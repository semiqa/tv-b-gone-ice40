==> flow/design.v <==
`default_nettype none
module controller 
#(
    parameter ADDRESS_BITS = 14,
    parameter UNIT_COUNTS_US = 10,
    parameter CLK_MHZ = 8
)
(
    input   bit  clock_in,       
    input   bit  reset_in,       
    input   bit  startn_in,      
    input   bit [7:0] data_in,
    output  bit [ADDRESS_BITS-1:0] address_out,
    output  bit pwm_out,         
    output  bit  busy_out,       
    output  bit  fail_out        
);
localparam HEADER_BYTES = 3;
localparam HEADER_FREQUENCY_INDEX = 2;
localparam HEADER_CHIRPS_INDEX = 1;
localparam HEADER_COMPRESSION_INDEX = 0;
localparam TIMING_BYTES = 2;
typedef enum {S_RESET, S_IDLE, S_FAIL, S_READ_HEADER, S_READ_INDEX, S_READ_CARRIER_ON, S_CARRIER_ON, S_READ_CARRIER_OFF, S_CARRIER_OFF} e_state;
e_state state_r;
reg [7:0] header_r [HEADER_BYTES-1:0];
wire [7:0] frequency;
wire [7:0] chirps_num;
wire [4:0] delays_num;
wire [4:0] words_num;
wire [2:0] index_bits_num;
assign frequency = header_r[HEADER_FREQUENCY_INDEX];
assign chirps_num = header_r[HEADER_CHIRPS_INDEX];
assign words_num = header_r[HEADER_COMPRESSION_INDEX][4:0];
assign index_bits_num = header_r[HEADER_COMPRESSION_INDEX][2:0];
reg [1:0] byte_counter_r;
reg [ADDRESS_BITS-1:0] gen_address_r;
reg [ADDRESS_BITS-1:0] timing_address_r;
reg [7:0] index_byte_r;
reg [2:0] index_offset_r;
reg [1:0] index_rem_bits_r;
wire [2:0] delay_index;
reg [15:0] delay_on_off_r;
always @(*) begin
    case (index_bits_num) 
        4: begin
            case (index_offset_r) 
                0:  begin delay_index <= index_byte_r[7:4]; end
                4:  begin delay_index <= index_byte_r[3:0]; end
            endcase
        end
        3: begin
            case (index_offset_r)
                0:  begin delay_index <= index_byte_r[7:5]; end
                1:  begin delay_index <= index_byte_r[6:4]; end
                2:  begin delay_index <= index_byte_r[5:3]; end
                3:  begin delay_index <= index_byte_r[4:2]; end
                4:  begin delay_index <= index_byte_r[3:1]; end
                5:  begin delay_index <= index_byte_r[2:0]; end
                6:  begin delay_index <= {index_rem_bits_r[0], index_byte_r[6:5]}; end
                7:  begin delay_index <= {index_rem_bits_r[1:0], index_byte_r[5]}; end
            endcase
        end
        2: begin
            case (index_offset_r) 
                0:  begin delay_index <= index_byte_r[7:6]; end
                2:  begin delay_index <= index_byte_r[5:4]; end
                4:  begin delay_index <= index_byte_r[3:2]; end
                6:  begin delay_index <= index_byte_r[1:0]; end
            endcase
        end
    endcase
end
wire enable_pwm_out;
wire update_pwm_value;
pwm_generator pwm(
    .clock_in(clock_in),             
    .reset_in(reset_in),             
    .enable_in(enable_pwm_out),      
    .compare_value_in(frequency),    
    .update_comp_value_in(update_pwm_value),           
    .pwm_out(pwm_out)                
);
wire enable_delay;
wire update_delay_value;
wire delay_active;
delay_timer timer(
    .clock_in(clock_in),             
    .reset_in(reset_in),             
    .enable_in(enable_delay),        
    .delay_in(delay_on_off_r),               
    .update_delay_in(update_delay_value),    
    .busy_out(delay_active)          
);
always @(posedge clock_in) begin
    if (reset_in) begin
        state_r <= S_RESET;
        gen_address_r <= 0;
        timing_address_r <= 0;
        byte_counter_r <= HEADER_BYTES - 1;
        index_byte_r <= 0;
    end else begin
        case (state_r)
            S_RESET: begin
                state_r <= S_IDLE;
                gen_address_r <= 0;
                timing_address_r <= 0;
                byte_counter_r <= HEADER_BYTES - 1;
                index_byte_r <= 0;
            end
            S_IDLE: begin
                if (!startn_in) begin
                    state_r <= S_READ_HEADER;
                    gen_address_r <= 0;
                    timing_address_r <= 0;
                    byte_counter_r <= HEADER_BYTES - 1;
                    index_byte_r <= 0;
                end
            end
            S_FAIL: begin
                if (!startn_in || reset_in) begin
                    state_r <= S_IDLE;
                end
            end
            S_READ_HEADER: begin
                header_r[gen_address_r] <= data_in;
                if (byte_counter_r == 0) begin
                    byte_counter_r <= 0;
                    timing_address_r <= gen_address_r + 1;
                    gen_address_r <= gen_address_r + 1 + {2'b00, data_in[7:3], 0};
                    index_offset_r <= 0;
                    state_r <= S_READ_INDEX;
                end else begin
                    byte_counter_r = byte_counter_r - 1;
                    gen_address_r <= gen_address_r + 1;
                end
            end
            S_READ_INDEX: begin
                index_byte_r <= data_in;
                byte_counter_r <= TIMING_BYTES - 1;  
            end
            S_READ_CARRIER_ON: begin
                if (byte_counter_r == 0) begin
                    delay_on_off_r[7:0] <= data_in;
                    state_r <= S_CARRIER_ON;
                end else begin
                    delay_on_off_r[15:8] <= data_in;
                    byte_counter_r <= byte_counter_r - 1;
                end
            end
            S_CARRIER_ON: begin
                if (!delay_active) begin
                    byte_counter_r <= TIMING_BYTES - 1;
                    state_r <= S_READ_CARRIER_OFF;
                end
            end
            S_READ_CARRIER_OFF: begin
                if (byte_counter_r == 0) begin
                    delay_on_off_r[7:0] <= data_in;
                    state_r <= S_CARRIER_OFF;
                end else begin
                    delay_on_off_r[15:8] <= data_in;
                    byte_counter_r <= byte_counter_r - 1;
                end
            end
            S_CARRIER_OFF: begin
                if (!delay_active) begin
                    state_r <= S_READ_INDEX;
                    index_offset_r <= index_offset_r + 3;  
                end
            end
        endcase
    end
end
always @(*) begin
    if (state_r == S_READ_CARRIER_ON) begin
        address_out <= timing_address_r + {delay_index, 0, byte_counter_r[0]};
    end else if (state_r == S_CARRIER_OFF) begin
        address_out <= timing_address_r + {delay_index, 1, byte_counter_r[0]};
    end else begin
        address_out <= gen_address_r;
    end
end
assign update_pwm_value = (state_r == S_READ_CARRIER_ON) && (byte_counter_r == 0);
assign enable_pwm_out = (state_r == S_CARRIER_ON) && (frequency != 0);
assign update_delay_value = ((state_r == S_READ_CARRIER_ON) || (state_r == S_READ_CARRIER_OFF)) 
                            && (byte_counter_r == 0);
assign enable_delay = (state_r == S_CARRIER_ON) || (state_r == S_CARRIER_OFF);
assign busy_out = (state_r != S_IDLE);
assign fail_out = (state_r == S_FAIL);
endmodule
`default_nettype none
module delay_timer 
#(
    parameter WIDTH = 16,
    parameter UNIT_COUNTS_US = 10,
    parameter CLK_MHZ = 8
)
(
    input   bit  clock_in,       
    input   bit  reset_in,       
    input   bit  enable_in,      
    input   bit  [WIDTH-1:0] delay_in,    
    input   bit  update_delay_in,         
    output  bit  busy_out        
);
localparam COUNTS_PER_UNIT = CLK_MHZ * UNIT_COUNTS_US;
localparam UNIT_COUNTER_WIDTH = $clog2(COUNTS_PER_UNIT+1);
reg [WIDTH-1:0] delay_r;
reg [UNIT_COUNTER_WIDTH-1:0] unit_counter_r;
assign busy_out = (delay_r != 0) && enable_in;
always @(posedge clock_in) begin
    if (reset_in) begin
        delay_r <= 0;
        unit_counter_r <= COUNTS_PER_UNIT;
    end else if (busy_out) begin
        if (unit_counter_r != 0) begin
            unit_counter_r <= unit_counter_r - 1;
        end else begin
            if (delay_r != 0) begin
                delay_r <= delay_r - 1;
            end
            unit_counter_r <= COUNTS_PER_UNIT;
        end
    end else if (update_delay_in) begin
        delay_r <= delay_in;
        unit_counter_r <= COUNTS_PER_UNIT;
    end
end
endmodule
`default_nettype none
module pwm_generator 
#(
    parameter WIDTH = 8
)
(
    input   bit  clock_in,       
    input   bit  reset_in,       
    input   bit  enable_in,      
    input   bit  [WIDTH-1:0] compare_value_in,    
    input   bit  update_comp_value_in,            
    output  reg  pwm_out         
);
reg [WIDTH-1:0] counter_r;
reg [WIDTH-1:0] ocr_r;
always @(posedge clock_in) begin
    if (reset_in) begin
        counter_r <= 0;
        ocr_r <= 0;
        pwm_out <= 0;
    end else if (enable_in) begin
        if (counter_r == ocr_r) begin
            pwm_out <= ~pwm_out;
            counter_r <= 0;
        end else begin
            counter_r <= counter_r + 1;
        end
    end else if (update_comp_value_in) begin
        ocr_r <= compare_value_in;
        counter_r <= 0;
    end
end
endmodule
# Reports on controller
# The steps from the RTL of controller to its reports follow in flow order.
# Lines are those of the file above, counted from 1.
# Cell names lack the library's common part.
# The mark - stands for no value.
[design]
design = "controller"
clk_port = "clock_in"
lib = "sky130hd"
pvt_corner = "tt_025C_1v80"

# After elaboration
# Counts by Yosys on the flattened word-level netlist (proc, flatten, opt, wreduce; memories kept). Register bits leave out memories and registers merged into their read ports (data or address). Print and check cells are left out.
# Memory sizes are those after Yosys's memory passes, which may raise the word count (mostly to a power of two), join words into wider ones and drop unused or constant bits.
[op_classes]
reduce_and_logical = 29
eq_ne = 22
addsub = 9
mux = 40
n_logic = 3
[ops]
columns = ["op", "count"]
rows = [
  ["parallel mux 32 bit (select 8 bit)", 1],
  ["2-to-1 mux 32 bit", 7],
  ["equality test 32 x 3 -> 1 bit (second input constant)", 4],
  ["parallel mux 14 bit (select 3 bit)", 2],
  ["2-to-1 mux 8 bit", 9],
  ["2-to-1 mux 14 bit", 5],
  ["equality test 32 x 2 -> 1 bit (second input constant)", 2],
  ["2-to-1 mux 16 bit", 4],
  ["adder 14 x 1 -> 14 bit (second input constant)", 3],
  ["equality test 32 x 1 -> 1 bit (second input constant)", 1],
  ["inequality test 32 x 1 -> 1 bit (second input constant)", 1],
  ["equality test 32 x 4 -> 1 bit (second input constant)", 1],
  ["logical NOT 32 bit", 1],
  ["inequality test 2 bit (second input constant)", 11],
  ["2-to-1 mux 7 bit", 3],
  ["subtractor 16 x 1 -> 16 bit (second input constant)", 1],
  ["nonzero test 16 bit", 1],
  ["nonzero test 8 bit", 2],
  ["adder 14 x 1 -> 14 bit", 1],
  ["adder 14 x 2 -> 14 bit", 1],
  ["AND reduction 3 bit", 4],
  ["parallel mux 2 bit (select 6 bit)", 1],
  ["2-to-1 mux 2 bit", 6],
  ["adder 8 x 1 -> 8 bit (second input constant)", 1],
  ["equality test 8 bit", 1],
  ["AND reduction 8 bit", 1],
  ["subtractor 7 x 1 -> 7 bit (second input constant)", 1],
  ["nonzero test 7 bit", 1],
]
# Not listed: further kinds 14, cells in them 26.
[bits]
word_cells = 115
memories = 1
ff_bits = 118
out_inout_bits = 17
input_bits = 11
ramBits = 24
[memory_table]
columns = ["memory", "words", "word_bits", "read_ports", "write_ports", "line", "rtl"]
rows = [
  ["header_r", 3, 8, 1, 1, 25, "reg [7:0] header_r [HEADER_BYTES-1:0];"],
]

# Depth
# Longest topological path by Yosys (ltp), each cell counted once; first at word level (registers and memories cut), then after technology mapping (sequential cells cut; the memories' decode and read muxes count).
[logic_depth]
depth_word = 5
ABC_AREA = 0
mapped_depth = 10
mapped_depth_nobuf = 7

# Netlist
# The flow's flattened synthesis, as Yosys stat reports it; memories are mapped. The netlist is that of the ABC_AREA named above (0 if unset); the other value can give another one.
[synth_totals]
sequential_area_um2 = 2102.0
yosys_area_um2 = 4775.8
stdcells = 549
ffs = 93
buf_cells = 32
[types]
columns = ["cell", "count", "area_total_um2"]
rows = [
  ["dfxtp_1", 69, 1.38E+03],
  ["edfxtp_1", 24, 720.691],
  ["a21oi_1", 57, 285.274],
  ["nand3_1", 45, 225.216],
  ["nor2_1", 58, 217.709],
  ["nand2_1", 41, 153.898],
  ["ha_1", 12, 150.144],
  ["xor2_1", 17, 148.893],
  ["xnor2_1", 14, 122.618],
  ["a22oi_1", 11, 82.579],
  ["clkbuf_1", 21, 78.826],
  ["o21ai_0", 15, 75.072],
  ["inv_1", 19, 71.318],
  ["nor3_1", 13, 65.062],
  ["nand4_1", 9, 56.304],
  ["nor4_1", 8, 50.048],
  ["or4_1", 6, 45.043],
  ["a31oi_1", 7, 43.792],
]
# Other cell types: 44; their cells: 103.
# The figures by module come from a second, unflattened synthesis with its own total; it is not the netlist above.
[hier_totals]
hier_cells = 589
hier_area_um2 = 5225.0
# Each row is one instance without its submodules.
[modules]
columns = ["module", "seq_area_um2", "mod_area_um2", "n_cells", "instances"]
rows = [
  ["controller", 1461.4, 2970.3, 306, 1],
  ["delay_timer", 460.4, 1432.6, 185, 1],
  ["pwm_generator", 340.3, 822.0, 98, 1],
]

# Path before layout
# Source: OpenSTA report_checks on the synthesized netlist (no wires, ideal clock, input and output delay 20% of the period each), path of least setup slack; recovery checks are left aside. Register names are those of the netlist, which keeps one name where synthesis merged equal registers.
[synth_timing]
kind = "reg-to-reg"
start = "reg timer.delay_r[0]"
end = "reg byte_counter_r[1]"
stages = 10
tclk_ps = 2650
arrival_time_ps = 2217
setup_time_ps = 122
delay_ps = 2339
slack_ps = 311
t_first_pin_ps = 0
t_required_ps = 2528
n_path_buf = 2
period_less_setup_slack_ps = 2339
# "delay_ps" is the arrival time less input delay plus setup time.
# "stages": output pins that drive a net of the path, with the launching flip-flop's if there is one; two outputs of one cell count as two.
# "period_less_setup_slack_ps" is the clock period less the worst setup slack; recovery checks do not enter. This is arithmetic on one report: input and output delays are still those of the set period (20% each).
# The rows between start and end are the longest chain of elaborated cells between them; the timing report does not say that the signal goes this way. Where chains are equally long, one stands for them.
# Each line given opens the expression or statement behind the cell; cells for indexed reads and writes are added by Yosys, which also makes memories of some case tables.
# A register here has more assigning lines than the two given.
[synth_via]
cell_sequence = "dfxtp_1 > inv_1 > ha_1 > or3b_1 > buf_2 > or4_4 > buf_6 > o21ai_2 > a21oi_1 > a311o_1"
elab_chain_len = 4
cone_cells = 6
cone_classes = "eq/ne (1); mux (2); reduce/logical (3)"
[synth_lines]
columns = ["element", "line", "rtl"]
rows = [
  ["from (decl)", 208, "reg [WIDTH-1:0] delay_r;"],
  ["from (assign)", 220, "delay_r <= delay_r - 1;"],
  ["from (assign)", 225, "delay_r <= delay_in;"],
  ["nonzero test 16 bit", 210, "assign busy_out = (delay_r != 0) && enable_in;"],
  ["logical AND 1 bit", 210, ""],
  ["2-to-1 mux 2 bit", 151, "if (!delay_active) begin"],
  ["parallel mux 2 bit (select 6 bit)", 102, "case (state_r)"],
  ["to (assign)", 99, "byte_counter_r <= HEADER_BYTES - 1;"],
  ["to (assign)", 107, "byte_counter_r <= HEADER_BYTES - 1;"],
  ["to (decl)", 35, "reg [1:0] byte_counter_r;"],
]

# Timing after layout
# Path of least setup slack in the final report of flow run A (OpenROAD, finished layout, wires in). Where an end is a register, its clock arrival counts in the times.
# The report prints the path's times to 10 ps; the period is as set.
[layout_timing]
kind = "reg-to-reg"
start = "reg timer.delay_r[8]"
end = "reg timer.delay_r[9]"
stages = 7
n_path_buf = 1
arrival_time_ps = 2610
t_required_ps = 2210
t_first_pin_ps = 370
tclk_ps = 1920
setup_time_ps = 80
slack_ps = -410
# The rows between start and end are the longest chain of elaborated cells between them; the timing report does not say that the signal goes this way. Where chains are equally long, one stands for them.
# A register here has more assigning lines than the two given.
[layout_via]
cell_sequence = "dfxtp_4 > or4_4 > or4_4 > o21ai_4 > buf_6 > nand3_2 > a31oi_1"
elab_chain_len = 4
cone_cells = 10
cone_classes = "add/sub (1); eq/ne (2); mux (3); reduce/logical (4)"
[layout_lines]
columns = ["element", "line", "rtl"]
rows = [
  ["from (decl)", 208, "reg [WIDTH-1:0] delay_r;"],
  ["from (assign)", 220, "delay_r <= delay_r - 1;"],
  ["from (assign)", 225, "delay_r <= delay_in;"],
  ["subtractor 16 x 1 -> 16 bit", 220, ""],
  ["2-to-1 mux 16 bit", 219, "if (delay_r != 0) begin"],
  ["2-to-1 mux 16 bit", 216, "if (unit_counter_r != 0) begin"],
  ["2-to-1 mux 16 bit", 215, "end else if (busy_out) begin"],
  ["to (assign)", 220, ""],
  ["to (assign)", 225, ""],
  ["to (decl)", 208, ""],
]

# Below are 2 stored runs of the flow (Yosys, OpenROAD; platform sky130hd) on controller, each with its settings and what was measured, unordered. Constraints: input delay and output delay 20% of the set period each, output load 0.01 pF.
# "clock_period_reached_ps" is the run's clock period less its worst setup slack. It is reckoned from that one timing run; input and output delays stay at 20% of the period that was set.
# "final_power_mw": no workload was simulated; the value follows from the tool's default switching activity.

[[run]]
name = "flow run A"
[run.settings]
period_ns = 1.92
CORE_UTILIZATION = 48
PLACE_DENSITY_LB_ADDON = 0.22
HOLD_SLACK_MARGIN = -0.04
CORE_MARGIN = 5
GPL_TIMING_DRIVEN = 0
GPL_ROUTABILITY_DRIVEN = 1
CTS_CLUSTER_DIAMETER = 86
SLEW_MARGIN = 20
MAX_ROUTING_LAYER = "met4"
CAP_MARGIN = 20
[run.results]
cell_area_final_um2 = 6308.6
final_hold_ws_ps = 480
ws_setup_ps = -406
yosys.chip_area_um2 = 4775.8
design_die_area_um2 = 12044.0
timing.setup.tns_ps = -12331
final_power_mw = 3.747
clock_period_reached_ps = 2326

[[run]]
name = "flow run B"
[run.settings]
period_ns = 3.28
CORE_UTILIZATION = 70
PLACE_DENSITY_LB_ADDON = 0.07
CELL_PAD_IN_SITES_GLOBAL_PLACEMENT = 1
CELL_PAD_IN_SITES_DETAIL_PLACEMENT = 1
TNS_END_PERCENT = 80
GPL_TIMING_DRIVEN = 1
CTS_CLUSTER_SIZE = 82
CAP_MARGIN = 15
MIN_ROUTING_LAYER = "met2"
CORE_MARGIN = 2
SLEW_MARGIN = 20
[run.results]
outcome = "stopped before the end: placement reported FLW-0024"
